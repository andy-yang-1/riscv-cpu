==> flow/design.v <==
`timescale 1ns/1ps
module cpu_ctrl (
    input wire clk_in ,
    input wire rdy_in ,
    input wire rst_in ,
    input wire stall_in ,
    input wire [1:0] IF_ans_status ,
    input wire [1:0] ID_ans_status ,    
    input wire [1:0] EX_ans_status ,    
    input wire [1:0] MEM_ans_status ,
    input wire [31:0] EX_rd ,
    input wire [31:0] MEM_rd ,
    input wire [31:0] ID_rs1 ,
    input wire [31:0] ID_rs2 ,
    input wire [31:0] IF_npc ,
    input wire [31:0] ID_npc ,
    input wire [31:0] EX_npc ,
    input wire [31:0] real_pc ,
    output reg [31:0] next_pc ,
    output reg [1:0] IF_ID_stall_in ,
    output reg [1:0] ID_EX_stall_in ,
    output reg [1:0] EX_MEM_stall_in ,
    output reg [1:0] MEM_WB_stall_in ,
    output reg IF_stall_in ,     
    output reg ID_stall_in ,
    output reg EX_stall_in ,
    output reg MEM_stall_in ,
    output reg WB_stall_in ,
    output reg IF_ans_clear ,  
    output reg ID_ans_clear ,
    output reg EX_ans_clear ,
    output reg MEM_ans_clear 
);
always @(negedge clk_in) begin  
    if ( rst_in == 1 ) begin
        next_pc <= 0 ;
        IF_ID_stall_in <= 0 ;
        ID_EX_stall_in <= 0 ;
        EX_MEM_stall_in <= 0 ;
        MEM_WB_stall_in <= 0 ;
        IF_stall_in <= 0 ;
        ID_stall_in <= 0 ;
        EX_stall_in <= 0 ;
        MEM_stall_in <= 0 ;
        WB_stall_in <= 0 ;
        IF_ans_clear <= 0 ;
        ID_ans_clear <= 0 ;
        EX_ans_clear <= 0 ;
        MEM_ans_clear <= 0 ;
    end else if (rdy_in == 1) begin
        if ( ID_ans_status != 0 ) begin  
            if ( EX_ans_status != 0 && EX_rd != 0 && ( EX_rd == ID_rs1 || EX_rd == ID_rs2 ) ) begin
                IF_ID_stall_in <= 2 ;  
                ID_ans_clear <= 1 ;
            end
            else if( MEM_ans_status != 0 && MEM_rd != 0 && ( MEM_rd == ID_rs1 || MEM_rd == ID_rs2) ) begin
                IF_ID_stall_in <= 2 ;
                ID_ans_clear <= 1 ;
            end else begin
                IF_ans_clear <= 0 ;
                ID_ans_clear <= 0 ;
                EX_ans_clear <= 0 ;
                MEM_ans_clear <= 0 ;
                IF_ID_stall_in <= 0 ;
                ID_EX_stall_in <= 0 ;
                EX_MEM_stall_in <= 0 ;
                MEM_WB_stall_in <= 0 ;
            end
        end
        if ( EX_ans_status != 0 ) begin  
            if ( ID_ans_status != 0 && ID_npc != EX_npc - 4 ) begin
                IF_ans_clear <= 1 ;
                IF_ID_stall_in <= 3 ;  
                ID_ans_clear <= 1 ;
                next_pc <= EX_npc ;
            end else if ( ID_ans_status == 0 && IF_ans_status != 0 && IF_npc != EX_npc - 4 ) begin
                IF_ans_clear <= 1 ;
                next_pc <= EX_npc ;
            end else begin
                IF_ans_clear <= 0 ;
                ID_ans_clear <= 0 ;
                EX_ans_clear <= 0 ;
                MEM_ans_clear <= 0 ;
                IF_ID_stall_in <= 0 ;
                ID_EX_stall_in <= 0 ;
                EX_MEM_stall_in <= 0 ;
                MEM_WB_stall_in <= 0 ;
            end
        end
    end
end
endmodule
======== From RTL to reports: cpu_ctrl ========
Tool output for the design above, in the order of the flow.
Lines are those of the file above, counted from 1.
A cell with n/a has no value.
set-up
  top module .............................. cpu_ctrl
  clock input ............................. clk_in
  library ................................. sky130hd
  library corner .......................... tt_025C_1v80

======== Word-level counts ========
Yosys after proc, flatten, opt, wreduce and memory -nomap, before mapping. Memory bits, and registers merged into a memory's read port (data or address), are not among the register bits. Print and check cells are not counted. Equal cells are merged and count once.
cells by class
  multipliers ............................. 0
  $lt $le $gt $ge ......................... 0
  eq/ne operators ......................... 8
  add/subtract/negate cells ............... 1
  multiplexer cells ....................... 50
  bitwise gates (word level) .............. 0
  shift-type cells ........................ 0
  reduce/logical cells .................... 20
  div/mod/pow operators ................... 0
operators with widths
  cell                                            count
  equality test 32 bit                            4
  inequality test 32 bit                          2
  nonzero test 32 bit                             2
  two-way mux 32 bit                              2
  two-way mux 2 bit                               24
  subtractor 32 x 3 -> 32 bit with constant B     1
  two-way mux 1 bit                               24
  nonzero test 2 bit                              6
  logical AND 1 bit                               7
  inequality test 2 x 1 -> 1 bit with constant B  2
  AND reduction 4 bit                             1
  AND reduction 3 bit                             1
  logical OR 1 bit                                2
  zero test 2 bit                                 1
bit counts
  memory bits (read-only) ................. 0
  word width x clocked read ports ......... 0
  elaborated cells ........................ 88
  memory bits (writable) .................. 0
  bits of input ports ..................... 268
  memories kept ........................... 0
  bits in latches ......................... 0
  bits in registers ....................... 44
  output and inout bits ................... 49

======== Logic depth ========
Yosys ltp: most cells in a row. Word level: on the elaborated netlist, between registers, memories and ports. Mapped: between sequential cells and ports; inverters and the memories' decode and read muxes count.
logic depth
  depth after elaboration ................. 9
  ABC_AREA ................................ 0
  mapped depth ............................ 15
  mapped depth without buffers ............ 12

======== Synthesis result ========
Yosys stat after the flow's synthesis: flattened, memories mapped to cells. It holds for the ABC_AREA given above (unset counts as 0); a run with the other value may have another netlist.
synthesis totals
  buffers ................................. 34
  standard cells after synthesis .......... 650
  mapped area ............................. 5287.6 um2
  mapped flip-flops ....................... 44
  area of sequential cells ................ 880.8 um2
cells by type
  cell type                   count  area in all (um2)
  sky130_fd_sc_hd__xnor2_1    119    1042.25
  sky130_fd_sc_hd__dfxtp_1    44     880.845
  sky130_fd_sc_hd__xor2_1     84     735.706
  sky130_fd_sc_hd__mux2i_1    35     350.336
  sky130_fd_sc_hd__nor4_1     49     306.544
  sky130_fd_sc_hd__nor2_1     56     210.202
  sky130_fd_sc_hd__nand4_1    33     206.448
  sky130_fd_sc_hd__or4_1      17     127.622
  sky130_fd_sc_hd__xnor3_1    4      90.086
  sky130_fd_sc_hd__o21ai_0    17     85.082
  sky130_fd_sc_hd__clkbuf_1   20     75.072
  sky130_fd_sc_hd__nor3_1     15     75.072
  sky130_fd_sc_hd__and2_1     11     68.816
  sky130_fd_sc_hd__nand2_1    17     63.811
  sky130_fd_sc_hd__a21oi_1    10     50.048
  sky130_fd_sc_hd__buf_4      6      45.043
  sky130_fd_sc_hd__o2111ai_1  5      43.792
  sky130_fd_sc_hd__o221ai_1   5      43.792
Other cell types: 44; their cells: 103.

cpu_ctrl through Yosys and OpenROAD on sky130hd: 2 stored runs, unordered, with their settings and measured results. The constraints put input and output delay at 20% of the set period each and load the outputs with 0.01 pF.
"total power of the final layout" is the tool's figure for a default switching activity; nothing was simulated.

======== flow run 1 ========
==> flow/run.sh <==
#!/bin/bash
# the make line also repeats the synthesis and layout settings of config.mk as NAME=value (left out here)
make -C /OpenROAD-flow-scripts/flow DESIGN_CONFIG=/design/flow/config.mk WORK_HOME=/design/flow/orfs CLKGATE_MAP_FILE= finish
==> flow/config.mk <==
export PLATFORM = sky130hd
export DESIGN_NAME = cpu_ctrl
export DESIGN_NICKNAME = cpu_ctrl
export VERILOG_FILES = /design/flow/design.v
export SDC_FILE = /design/flow/constraint.sdc
export NUM_CORES = 4
export LEC_CHECK = 0
export CAP_MARGIN = 20
export CORE_ASPECT_RATIO = 0.6
export CORE_MARGIN = 2
export CORE_UTILIZATION = 70
export MAX_ROUTING_LAYER = met5
export PLACE_DENSITY = 0.86
export SETUP_SLACK_MARGIN = 0.57
export SLEW_MARGIN = 20
export TNS_END_PERCENT = 45
==> flow/constraint.sdc <==
create_clock -name core_clock -period 11.4 [get_ports {clk_in}]
set_input_delay 2.2800 -clock core_clock [delete_from_list [all_inputs] [get_ports {clk_in}]]
set_output_delay 2.2800 -clock core_clock [all_outputs]
set_load 0.01 [all_outputs]

-------- flow run 1 --------
  not finished: placement ended with error GPL-0301

======== flow run 2 ========
==> flow/run.sh <==
#!/bin/bash
# the make line also repeats the synthesis and layout settings of config.mk as NAME=value (left out here)
make -C /OpenROAD-flow-scripts/flow DESIGN_CONFIG=/design/flow/config.mk WORK_HOME=/design/flow/orfs CLKGATE_MAP_FILE= finish
==> flow/config.mk <==
export PLATFORM = sky130hd
export DESIGN_NAME = cpu_ctrl
export DESIGN_NICKNAME = cpu_ctrl
export VERILOG_FILES = /design/flow/design.v
export SDC_FILE = /design/flow/constraint.sdc
export NUM_CORES = 4
export LEC_CHECK = 0
export ABC_AREA = 0
export CAP_MARGIN = 20
export CORE_MARGIN = 2
export CORE_UTILIZATION = 22
export CTS_CLUSTER_DIAMETER = 304
export CTS_CLUSTER_SIZE = 73
export HOLD_SLACK_MARGIN = 0.03
export MIN_ROUTING_LAYER = met2
export PLACE_DENSITY_LB_ADDON = 0.15
export SETUP_SLACK_MARGIN = 2.28
export SLEW_MARGIN = 35
==> flow/constraint.sdc <==
create_clock -name core_clock -period 9.02 [get_ports {clk_in}]
set_input_delay 1.8040 -clock core_clock [delete_from_list [all_inputs] [get_ports {clk_in}]]
set_output_delay 1.8040 -clock core_clock [all_outputs]
set_load 0.01 [all_outputs]

-------- measured, flow run 2 --------
  synthesized cell area ................... 5287.6 um2
  lowest hold slack ....................... 0.465 ns
  worst setup slack after layout .......... -0.490 ns
  total power of the final layout ......... 910 uW
  overall die area ........................ 25290.5 um2
  standard-cell area after routing ........ 10084.7 um2
  utilization in the final report ......... 42.8 %
